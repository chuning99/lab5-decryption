==> flow/design.v <==
module dat_mem #(parameter W=8, byte_count=256)(
  input                           clk,
                                  write_en,   
  input  [$clog2(byte_count)-1:0] raddr,      
                                  waddr,      
  input  [ W-1:0]                 data_in,
  output [ W-1:0]                 data_out
    );
logic [W-1:0] core[byte_count];	 
   assign      data_out = core[raddr] ;
always_ff @ (posedge clk)
  if (write_en)
    core[waddr] <= data_in;
	 endmodule
module lfsr5 #(parameter W=5)(
  input              clk,
                     en,       
                     init,       
  input       [W-1:0]  taps,       
                     start,      
  output logic[W-1:0]  state);     
  logic[W-1:0] taptrn;         
  always @(posedge clk)
  if(init) begin
    state  <= start;         
    taptrn <= taps;        
  end
  else if(en)            
	state  <= {state[W-2:0],^(state&taptrn)};
endmodule
module top_level_5b(
	input			clk,
					init, 
	output logic   	done
				   );
	logic          	write_en;
	logic   [7:0] 	raddr, 
					waddr,
					data_in;
	logic	[7:0] 	data_out; 
	logic	[15:0] 	cycle_ct = 0;
	logic 	load_LFSR,
			LFSR_en;
	logic	[4:0] 	LFSR_ptrn[6];            
	assign 	LFSR_ptrn[0] = 5'h1E;
	assign 	LFSR_ptrn[1] = 5'h1D;
	assign 	LFSR_ptrn[2] = 5'h1B;
	assign 	LFSR_ptrn[3] = 5'h17;
	assign 	LFSR_ptrn[4] = 5'h14;
	assign 	LFSR_ptrn[5] = 5'h12;
	logic [4:0]    temp_data;
	logic	[4:0] 	start;                   
	logic	[4:0] 	compare_bit;             
	logic	[4:0] 	LFSR_state[6];           
	logic	[2:0] 	foundit;                 
	logic	[5:0] 	match;					 
	int i;
	dat_mem dm1(
					.clk	 ,
					.write_en,
					.raddr	 ,
					.waddr	 ,
					.data_in ,
					.data_out
				);                    
	lfsr5 l0(
				.clk	   (clk) , 
				.en   	(LFSR_en)  ,      
				.init 	(load_LFSR),	       
				.taps 	(5'h1E),   
				.start	(start) ,	   
				.state	(LFSR_state[0])	 
			 );
	lfsr5 l1(
				.clk	   (clk) , 
				.en   	(LFSR_en)  ,      
				.init 	(load_LFSR),	       
				.taps 	(5'h1D),   
				.start	(start) ,	   
				.state	(LFSR_state[1])	 
			 );
	lfsr5 l2(
				.clk	   (clk) , 
				.en   	(LFSR_en)  ,      
				.init 	(load_LFSR),	       
				.taps 	(5'h1B),   
				.start	(start) ,	   
				.state	(LFSR_state[2])	 
			 );
	lfsr5 l3(
				.clk	   (clk) , 
				.en   	(LFSR_en)  ,      
				.init 	(load_LFSR),	       
				.taps 	(5'h17),   
				.start	(start) ,	   
				.state	(LFSR_state[3])	 
			 );
	lfsr5 l4(
				.clk	   (clk) , 
				.en   	(LFSR_en)  ,      
				.init 	(load_LFSR),	       
				.taps 	(5'h14),   
				.start	(start) ,	   
				.state	(LFSR_state[4])	 
			 );
	lfsr5 l5(
				.clk	   (clk) , 
				.en   	(LFSR_en)  ,      
				.init 	(load_LFSR),	       
				.taps 	(5'h12),   
				.start	(start) ,	   
				.state	(LFSR_state[5])	 
			 );
	always @(posedge clk) begin  :clock_loop										 
		if(init) begin
			cycle_ct <= 'b0;
			match    <= 6'h3F;
		end
		else begin
			cycle_ct <= cycle_ct + 1;
			if(cycle_ct>='d2 && cycle_ct<= 'd6) begin			 
			  temp_data = data_out[4:0];  
				for(i=0; i<6; i++) begin
				   if(({5'b0,LFSR_state[i]} ^ temp_data)!= 5'h7E) begin
					   match[i] <= 0;			 
               end						
				end
			end
		end
	end  
	always_comb begin
		case(match)
			6'b10_0000: foundit = 'd5;	     
			6'b01_0000: foundit = 'd4;	     
			6'b00_1000: foundit = 'd3;	     
			6'b00_0100: foundit = 'd2;	     
			6'b00_0010: foundit = 'd1;	     
			6'b00_0001: foundit = 'd0;	     
			default: foundit = 0;            
		endcase
	end
	always_comb begin 
		load_LFSR = 'b0; 
		LFSR_en   = 'b0;   
		write_en  = 'b0;
		done      = 'b0;
		start = 'b0;
		data_in = 'b0;
		case(cycle_ct)
			0: begin 
				raddr     = 'd128;    
				waddr     = 'd192;    
			   done      =  'b0;
			end		        
			1: begin 
				load_LFSR = 'b1;	   
				raddr     = 'd128;
				start = data_out ^ 8'h7E;
				waddr     = 'd192;
				done      =  'b0;
			end		        
			2  : begin				   
				LFSR_en   = 'b1;	   
				raddr     = 'd128;
				waddr     = 'd192;
				done      =  'b0;
			end
			3  : begin			       
				LFSR_en   = 'b1;
				raddr     = 'd129;			
				waddr     = 'd192;
				done      =  'b0;
			end
			72  : begin
				raddr     =	'd128;    
				waddr     = 'd192;
				done      = 'b1; 
			end
			default: begin	         
				LFSR_en   = 'b1;
				raddr = 'd128 + cycle_ct -'d2; 
				if(cycle_ct > 'd8) begin    
					write_en = 'b1;
					waddr = 'd192 + cycle_ct - 'd9;
				end
				else begin
				   write_en = 'b0;
					waddr = 'd128;
					end
		   	data_in = data_out^LFSR_state[foundit];
				done = 'b0;
			end
		endcase
	end
endmodule
[Step by step through the tools: top_level_5b]
Tool output for the design above, in the order of the flow.
Lines are those of the file above, counted from 1.
Library cell names are shortened.
A cell with - has no value.
Set-up
  design top: top_level_5b
  clock port: clk
  standard-cell library: sky130hd
  timing corner: tt_025C_1v80

[Word-level counts]
Counts by Yosys on the flattened word-level netlist (proc, flatten, opt, wreduce). Print and check cells are left out. Cells with the same type and inputs are merged into one.
Bit counts
  bits in registers: 16
  word-level cells: 4
  output and inout port bits: 1
  bits of input ports: 2
Cells by class
  add/sub/neg operators: 1
  multiplexer cells: 1
  equal/unequal tests: 1
Operators with widths (number)
  adder 16 x 1 -> 16 bit (second input constant): 1
  equality test 16 x 7 -> 1 bit (second input constant): 1
  two-way mux 1 bit: 1

[Longest topological paths]
Longest topological path by Yosys (ltp), each cell counted once; first at word level (registers and memories cut), then after technology mapping (sequential cells cut; the memories' decode and read muxes count).
Depth
  depth after elaboration: 2
  ABC_AREA: 0
  gate-level depth with buffers: 4
  gate-level depth less buffers: 4

[Synthesis result]
Yosys stat after the flow's synthesis: flattened, memories mapped to cells. It holds for the ABC_AREA given above (unset counts as 0); a run with the other value may have another netlist.
Synthesis totals
  synthesis area: 772.0 um^2
  buffers: 4
  area of sequential cells: 320.3 um^2
  flip-flops: 16
  mapped cells: 87
Cells by type
  dfxtp_1: number 16, total area 320.307 um^2
  nand4_1: number 7, total area 43.792 um^2
  a21oi_1: number 8, total area 40.038 um^2
  mux2_2: number 3, total area 33.782 um^2
  o31ai_1: number 4, total area 30.029 um^2
  or4_1: number 4, total area 30.029 um^2
  nor2_1: number 7, total area 26.275 um^2
  nor4b_1: number 3, total area 26.275 um^2
  ha_1: number 2, total area 25.024 um^2
  nor2b_1: number 4, total area 25.024 um^2
  o21ai_0: number 4, total area 20.019 um^2
  nor4_1: number 3, total area 18.768 um^2
  xor2_1: number 2, total area 17.517 um^2
  nand2_1: number 4, total area 15.014 um^2
  or3_2: number 2, total area 15.014 um^2
  or3_1: number 2, total area 12.512 um^2
  buf_6: number 1, total area 11.261 um^2
  clkbuf_1: number 3, total area 11.261 um^2
Not listed: further types 6, cells in them 8.

[Timing after synthesis]
Source: OpenSTA report_checks on the synthesized netlist (no wires, ideal clock, input and output delay 20% of the period each), path of least setup slack; recovery checks are left aside. Register names are those of the netlist, which keeps one name where synthesis merged equal registers.
Path after synthesis
  path type: register -> register
  start point: reg cycle_ct[0]
  end point: reg cycle_ct[10]
  slack: 0.001 ns
  path delay: 1.440 ns
  buffers on the path: 0
  library setup time: 0.071 ns
  time at the first pin: 0.000 ns
  period: 1.44 ns
  required time: 1.369 ns
  arrival: 1.369 ns
  stages: 5
  synthesis period reached: 1.439 ns
"path delay" = arrival - input delay + setup time.
"stages": output pins that drive a net of the path, with the launching flip-flop's if there is one; two outputs of one cell count as two.
"synthesis period reached" = period - worst setup slack (recovery checks aside). The figure is calculated, with input and output delays left at 20% of the set period.
Between the ends stands the longest chain of elaborated cells between them, by number of cells; it is not shown to be the way that was timed. Of several equally long chains one is given.
A line is the first line of the expression or statement that the cell stems from. Yosys adds cells for indexed reads and writes and turns some case tables into memories.
On the way, after synthesis
  cell sequence: dfxtp_1 -> ha_1 -> nand4_1 -> or4_1 -> a21oi_1
  cells in the longest elaborated chain: 1
  elaborated cells on any way between the ends: 1
  RTL lines with such cells: 1
  those cells by class: 1 x add/sub
Ends and longest elaborated chain, after synthesis
  start: declaration: line 41  | logic [15:0] cycle_ct = 0;
  start: assignment: line 116  | cycle_ct <= 'b0;
  start: assignment: line 120  | cycle_ct <= cycle_ct + 1;
  adder 16 x 1 -> 16 bit: line 120
  end: assignment: line 116
  end: assignment: line 120
  end: declaration: line 41

[Worst path after layout]
From the final timing report of entry A: the path of least setup slack in the routed layout; clock arrival at registers is part of the times.
Path after layout
  path type: register -> output
  start point: reg cycle_ct[0]
  end point: out done
  slack: 0.24 ns
  arrival: 1.57 ns
  required time: 1.81 ns
  stages: 6
  period: 2.26 ns
  time at the first pin: 0.29 ns
  external output delay: 0.45 ns
  buffers on the path: 1
Between the ends stands the longest chain of elaborated cells between them, by number of cells; it is not shown to be the way that was timed. Of several equally long chains one is given.
On the way, after layout
  cell sequence: dfxtp_1 -> inv_1 -> ha_1 -> nor4b_1 -> and4_1 -> dlygate4sd2_1
  cells in the longest elaborated chain: 2
  elaborated cells on any way between the ends: 2
  RTL lines with such cells: 1
  those cells by class: 1 x eq/ne; 1 x mux
Ends and longest elaborated chain, after layout
  start: declaration: line 41  | logic [15:0] cycle_ct = 0;
  start: assignment: line 116  | cycle_ct <= 'b0;
  start: assignment: line 120  | cycle_ct <= cycle_ct + 1;
  equality test 16 x 7 -> 1 bit: line 149  | case(cycle_ct)
  two-way mux 1 bit: line 149
  end: declaration: line 34  | output logic done

Memo
Re: implementation data of top_level_5b

Top module top_level_5b; platform sky130hd; tools Yosys and OpenROAD; 2 stored runs in no particular order. Input and output delays are each 20% of the period that was set; the output load is 0.01 pF.
By "achieved clock period (ns)" is meant the clock period of the run minus its worst setup slack. This is arithmetic on one report: input and output delays are still those of the set period (20% each).
"worst setup path time (ns)" means the part of the period allowed to the worst setup path (the constraints hold back 20% at inputs and 20% at outputs) less its slack; where the path has registers, the arrival times of their clocks count too.
By "finish__power__total" is meant OpenSTA's value without simulated activity: inputs other than the clock are taken to toggle once in ten clock periods, and the tool carries that through the logic.

Flow files of entry A
==> flow/run.sh <==
#!/bin/bash
# the make line also repeats the synthesis and layout settings of config.mk as NAME=value (left out here)
make -C /OpenROAD-flow-scripts/flow DESIGN_CONFIG=/design/flow/config.mk WORK_HOME=/design/flow/orfs CLKGATE_MAP_FILE= finish
==> flow/config.mk <==
export PLATFORM = sky130hd
export DESIGN_NAME = top_level_5b
export DESIGN_NICKNAME = top_level_5b
export VERILOG_FILES = /design/flow/design.v
export SDC_FILE = /design/flow/constraint.sdc
export NUM_CORES = 4
export LEC_CHECK = 0
export ABC_AREA = 0
export CAP_MARGIN = 20
export CELL_PAD_IN_SITES_DETAIL_PLACEMENT = 0
export CORE_MARGIN = 2
export CORE_UTILIZATION = 56
export CTS_CLUSTER_DIAMETER = 56
export MAX_ROUTING_LAYER = met5
export PLACE_DENSITY_LB_ADDON = 0.02
export SLEW_MARGIN = 20
==> flow/constraint.sdc <==
create_clock -name core_clock -period 2.26 [get_ports {clk}]
set_input_delay 0.4520 -clock core_clock [delete_from_list [all_inputs] [get_ports {clk}]]
set_output_delay 0.4520 -clock core_clock [all_outputs]
set_load 0.01 [all_outputs]

report of entry A
yosys chip area after synthesis (um^2): 772.0
finish__design__die__area: 1691.7
finish__design__instance__area__stdcell: 830.8
finish__design__instance__utilization: 0.6385
finish__timing__setup__ws: 0.241
finish__timing__setup__tns: 0.000
finish__timing__hold__ws: 0.484
finish__power__total: 5.021e-04
achieved clock period (ns): 2.019
worst setup path time (ns): 1.57
worst setup path kind: register -> output

Flow files of entry B
==> flow/run.sh <==
#!/bin/bash
# the make line also repeats the synthesis and layout settings of config.mk as NAME=value (left out here)
make -C /OpenROAD-flow-scripts/flow DESIGN_CONFIG=/design/flow/config.mk WORK_HOME=/design/flow/orfs CLKGATE_MAP_FILE= finish
==> flow/config.mk <==
export PLATFORM = sky130hd
export DESIGN_NAME = top_level_5b
export DESIGN_NICKNAME = top_level_5b
export VERILOG_FILES = /design/flow/design.v
export SDC_FILE = /design/flow/constraint.sdc
export NUM_CORES = 4
export LEC_CHECK = 0
export ABC_AREA = 0
export CAP_MARGIN = 20
export CELL_PAD_IN_SITES_DETAIL_PLACEMENT = 0
export CELL_PAD_IN_SITES_GLOBAL_PLACEMENT = 0
export CORE_MARGIN = 9
export CORE_UTILIZATION = 57
export GPL_TIMING_DRIVEN = 0
export MAX_ROUTING_LAYER = met5
export PLACE_DENSITY = 0.8
export SETUP_SLACK_MARGIN = 0.11
export SLEW_MARGIN = 5
==> flow/constraint.sdc <==
create_clock -name core_clock -period 1.6 [get_ports {clk}]
set_input_delay 0.3200 -clock core_clock [delete_from_list [all_inputs] [get_ports {clk}]]
set_output_delay 0.3200 -clock core_clock [all_outputs]
set_load 0.01 [all_outputs]

report of entry B
yosys chip area after synthesis (um^2): 772.0
finish__design__die__area: 3003.0
finish__design__instance__area__stdcell: 1069.8
finish__design__instance__utilization: 0.9019
finish__timing__setup__ws: -0.121
finish__timing__setup__tns: -0.169
finish__timing__hold__ws: 0.427
finish__power__total: 7.492e-04
achieved clock period (ns): 1.721
worst setup path time (ns): 1.40
worst setup path kind: register -> output
